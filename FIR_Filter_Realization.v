==> flow/design.v <==
module filterfir(
    input clk,       
    input rst,       
    input [7:0] x,   
    output reg [9:0] dataout   
);
    wire [7:0] d1, d2, d3;
    wire [7:0] m1, m2, m3, m4, m5;
    wire [7:0] d11, d12, d13, d14;
    parameter h0 = 3'b101;
    parameter h1 = 3'b100;
    parameter h2 = 3'b011;
    parameter h3 = 3'b010;
    parameter h4 = 3'b001;
    assign m1 = x >> h0;   
    dff u2(clk, rst, x, d11);   
    assign m2 = d11 >> h1;   
    assign d1 = m1 + m2;   
    dff u4(clk, rst, d11, d12);   
    assign m3 = d12 >> h2;   
    assign d2 = d1 + m3;   
    dff u6(clk, rst, d12, d13);   
    assign m4 = d13 >> h3;   
    assign d3 = d2 + m4;   
    dff u8(clk, rst, d13, d14);   
    assign m5 = d14 >> h4;   
    always @* begin
        dataout = d3 + m5;   
    end
endmodule
module dff(
    input clk,      
    input rst,      
    input [7:0] d,  
    output reg [7:0] q  
);
    always @(posedge clk) begin
        if (rst == 1) begin
            q <= 8'h00;   
        end
        else begin
            q <= d;   
        end
    end
endmodule
-- Tool chain data of filterfir
What the tools print for filterfir, step after step.
Lines are those of the file above, counted from 1.
Operators: Yosys type, input widths -> output width; for muxes data width and select width s.
Library cell names are shortened.
Not given: n/a
- design top: filterfir
- clock: clk
- standard-cell library: sky130hd
- corner: tt_025C_1v80

-- Word-level counts
Yosys after proc, flatten, opt, wreduce and memory -nomap, before mapping. Enables and synchronous resets that opt folds into registers are not counted as muxes. Memory bits, and registers merged into a memory's read port (data or address), are not among the register bits. Print and check cells are not counted. Equal cells are merged and count once.
- register bits after elaboration at 32
- noted output and inout bits: 10
- $add $sub $neg at 4
- operators with widths (kind ; number):
    $add 7x7->8 ; 1
    $add 6x6->7 ; 1
    $add 5x5->6 ; 1
    $add 3x4->5 ; 1

-- Logic depth
Yosys ltp: most cells in a row. Word level: on the elaborated netlist, between registers, memories and ports. Mapped: between sequential cells and ports; inverters and the memories' decode and read muxes count.
- depth in word-level cells: 4
- noted ABC_AREA: 0
- noted gate-level depth with buffers: 11
- depth with buffers taken out at 11

-- Synthesis result
The flow's flattened synthesis, as Yosys stat reports it; memories are mapped. The netlist is that of the ABC_AREA named above (0 if unset); the other value can give another one.
- mapped cells at 139
- mapped area: 1428.9 sq um
- sequential area: 560.5 sq um
- flip-flops at 28
- noted buffer cells: 5
- cell types (cell ; number ; area in all (sq um)):
    dfxtp_1 ; 28 ; 560.538
    fa_1 ; 12 ; 240.23
    ha_1 ; 14 ; 175.168
    nor2b_1 ; 18 ; 112.608
    inv_1 ; 27 ; 101.347
    nor2_1 ; 10 ; 37.536
    xnor2_1 ; 2 ; 17.517
    a211oi_1 ; 2 ; 15.014
    buf_4 ; 2 ; 15.014
    nor3b_1 ; 2 ; 15.014
    a21oi_1 ; 2 ; 10.01
    o21ai_0 ; 2 ; 10.01
    or4b_1 ; 1 ; 10.01
    a21o_2 ; 1 ; 8.758
    o2111ai_1 ; 1 ; 8.758
    o221ai_1 ; 1 ; 8.758
    or3b_1 ; 1 ; 8.758
    or3b_2 ; 1 ; 8.758
Not listed: further types 12, cells in them 12.
The figures by module come from a second, unflattened synthesis with its own total; it is not the netlist above.
- noted cells (unflattened synthesis): 143
- area total of the unflattened synthesis at 1545.2 sq um
Rows give one instance, submodules left out.
- modules (module ; instances ; cells ; area (sq um) ; seq. area (sq um)):
    dff ; 4 ; 16 ; 210.2 ; 160.2
    filterfir ; 1 ; 79 ; 704.4 ; 0.0

-- Timing after synthesis
Source: OpenSTA report_checks on the synthesized netlist (no wires, ideal clock, input and output delay 20% of the period each), path of least setup slack; recovery checks are left aside. Register names are those of the netlist, which keeps one name where synthesis merged equal registers.
- path type: in2out
- start point: input port x[6]
- end point: output port dataout[7]
- period: 6390 ps
- external input delay: 1278 ps
- output delay: 1278 ps
- data arrival time: 4258 ps
- data required time: 5112 ps
- path slack at 854 ps
- path delay at 2980 ps
- noted driving pins on the path: 10
- noted period reached after synthesis: 5536 ps
"path delay" = arrival - input delay + setup time.
A path that ends at an output port has no setup time.
"driving pins on the path" counts driving pins, that of a launching flip-flop among them; a cell with two outputs on the path counts twice.
"period reached after synthesis" = period - worst setup slack (recovery checks aside). The figure is calculated, with input and output delays left at 20% of the set period.
The rows between start and end are the longest chain of elaborated cells between them; the timing report does not say that the signal goes this way. Where chains are equally long, one stands for them.
Each line given opens the expression or statement behind the cell; cells for indexed reads and writes are added by Yosys, which also makes memories of some case tables.
- path through: inv_1 > fa_1 > fa_1 > fa_1 > inv_1 > ha_1 > fa_1 > a211oi_1 > nor3_1 > or3b_1
- length of the longest elaborated chain at 4
- elaborated cells between the ends (all ways): 4
- those cells by class: add/sub (4)
- ends and longest elaborated chain, after synthesis (what ; RTL line ; RTL):
    start: declaration ; 4 ; input [7:0] x,
    $add 3x4->5 ; 18 ; assign d1 = m1 + m2;
    $add 5x5->6 ; 21 ; assign d2 = d1 + m3;
    $add 6x6->7 ; 24 ; assign d3 = d2 + m4;
    $add 7x7->8 ; 28 ; dataout = d3 + m5;
    end: declaration ; 5 ; output reg [9:0] dataout

-- Worst path after layout
Path of least setup slack in the final report of record 1 (OpenROAD, finished layout, wires in). Where an end is a register, its clock arrival counts in the times.
The report prints the path's times to 10 ps; the period is as set.
- path type: in2out
- start point: input port x[6]
- end point: output port dataout[7]
- period: 6270 ps
- external input delay: 1250 ps
- output delay: 1250 ps
- data arrival time: 4820 ps
- data required time: 5020 ps
- path slack at 200 ps
- noted driving pins on the path: 12
The rows between start and end are the longest chain of elaborated cells between them; the timing report does not say that the signal goes this way. Where chains are equally long, one stands for them.
- path through: clkdlybuf4s50_1 > inv_1 > fa_1 > fa_1 > fa_1 > inv_1 > ha_1 > fa_2 > a211oi_2 > nor3_1 > or3b_1 > dlymetal6s2s_1
- length of the longest elaborated chain at 4
- elaborated cells between the ends (all ways): 4
- those cells by class: add/sub (4)
- ends and longest elaborated chain, post-layout (what ; RTL line ; RTL):
    start: declaration ; 4 ; input [7:0] x,
    $add 3x4->5 ; 18 ; assign d1 = m1 + m2;
    $add 5x5->6 ; 21 ; assign d2 = d1 + m3;
    $add 6x6->7 ; 24 ; assign d3 = d2 + m4;
    $add 7x7->8 ; 28 ; dataout = d3 + m5;
    end: declaration ; 5 ; output reg [9:0] dataout

Record of 2 stored runs of the RTL-to-layout flow on filterfir, platform sky130hd. The runs are unordered. Constraints: input delay and output delay 20% of the set period each, output load 0.01 pF.
"clock period achieved" = clock period - worst setup slack. The figure is calculated, with input and output delays left at 20% of the set period.
"worst setup path time": the worst setup path's part of the clock period (all of it between registers, 20% less for each end at a port) less its slack. A launch clock that arrives late makes it longer, a capture clock that arrives late makes it shorter.
"total power after layout": no workload was simulated; the value follows from the tool's default switching activity.
"worst setup path time" is given in steps of 10 ps.

Record 1

==> flow/run.sh <==
#!/bin/bash
# the make line also repeats the synthesis and layout settings of config.mk as NAME=value (left out here)
make -C /OpenROAD-flow-scripts/flow DESIGN_CONFIG=/design/flow/config.mk WORK_HOME=/design/flow/orfs CLKGATE_MAP_FILE= finish
==> flow/config.mk <==
export PLATFORM = sky130hd
export DESIGN_NAME = filterfir
export DESIGN_NICKNAME = filterfir
export VERILOG_FILES = /design/flow/design.v
export SDC_FILE = /design/flow/constraint.sdc
export NUM_CORES = 4
export LEC_CHECK = 0
export CAP_MARGIN = 20
export CELL_PAD_IN_SITES_GLOBAL_PLACEMENT = 0
export CORE_ASPECT_RATIO = 0.89
export CORE_MARGIN = 2
export CORE_UTILIZATION = 53
export CTS_CLUSTER_DIAMETER = 291
export GPL_ROUTABILITY_DRIVEN = 1
export PLACE_DENSITY_LB_ADDON = 0.11
export SLEW_MARGIN = 20
export TNS_END_PERCENT = 55
==> flow/constraint.sdc <==
create_clock -name core_clock -period 6.27 [get_ports {clk}]
set_input_delay 1.2540 -clock core_clock [delete_from_list [all_inputs] [get_ports {clk}]]
set_output_delay 1.2540 -clock core_clock [all_outputs]
set_load 0.01 [all_outputs]

Measured in record 1:
- chip area in the Yosys report: 1428.9 sq um
- noted the area of the die: 3128.2 sq um
- noted the standard-cell area after layout: 1677.9 sq um
- utilization after layout at 66.3%
- noted the worst setup slack after layout: 198 ps
- final setup TNS: 0 ps
- final worst hold slack: 454 ps
- noted the total power after layout: 0.0003907 W
- clock period achieved: 6072 ps
- worst setup path time: 3560 ps
- critical path kind: in2out

Record 2

==> flow/run.sh <==
#!/bin/bash
# the make line also repeats the synthesis and layout settings of config.mk as NAME=value (left out here)
make -C /OpenROAD-flow-scripts/flow DESIGN_CONFIG=/design/flow/config.mk WORK_HOME=/design/flow/orfs CLKGATE_MAP_FILE= finish
==> flow/config.mk <==
export PLATFORM = sky130hd
export DESIGN_NAME = filterfir
export DESIGN_NICKNAME = filterfir
export VERILOG_FILES = /design/flow/design.v
export SDC_FILE = /design/flow/constraint.sdc
export NUM_CORES = 4
export LEC_CHECK = 0
export ABC_AREA = 0
export CAP_MARGIN = 5
export CELL_PAD_IN_SITES_DETAIL_PLACEMENT = 2
export CORE_MARGIN = 10
export CORE_UTILIZATION = 38
export CTS_CLUSTER_DIAMETER = 203
export CTS_CLUSTER_SIZE = 20
export GPL_ROUTABILITY_DRIVEN = 0
export MAX_ROUTING_LAYER = met4
export PLACE_DENSITY = 0.84
export SETUP_SLACK_MARGIN = 1.54
export SLEW_MARGIN = 35
==> flow/constraint.sdc <==
create_clock -name core_clock -period 7.27 [get_ports {clk}]
set_input_delay 1.4540 -clock core_clock [delete_from_list [all_inputs] [get_ports {clk}]]
set_output_delay 1.4540 -clock core_clock [all_outputs]
set_load 0.01 [all_outputs]

Measured in record 2:
- chip area in the Yosys report: 1428.9 sq um
- noted the area of the die: 6612.9 sq um
- noted the standard-cell area after layout: 1788.0 sq um
- utilization after layout at 48.8%
- noted the worst setup slack after layout: 1274 ps
- final setup TNS: 0 ps
- final worst hold slack: 454 ps
- noted the total power after layout: 0.0003757 W
- clock period achieved: 5996 ps
- worst setup path time: 3090 ps
- critical path kind: in2out
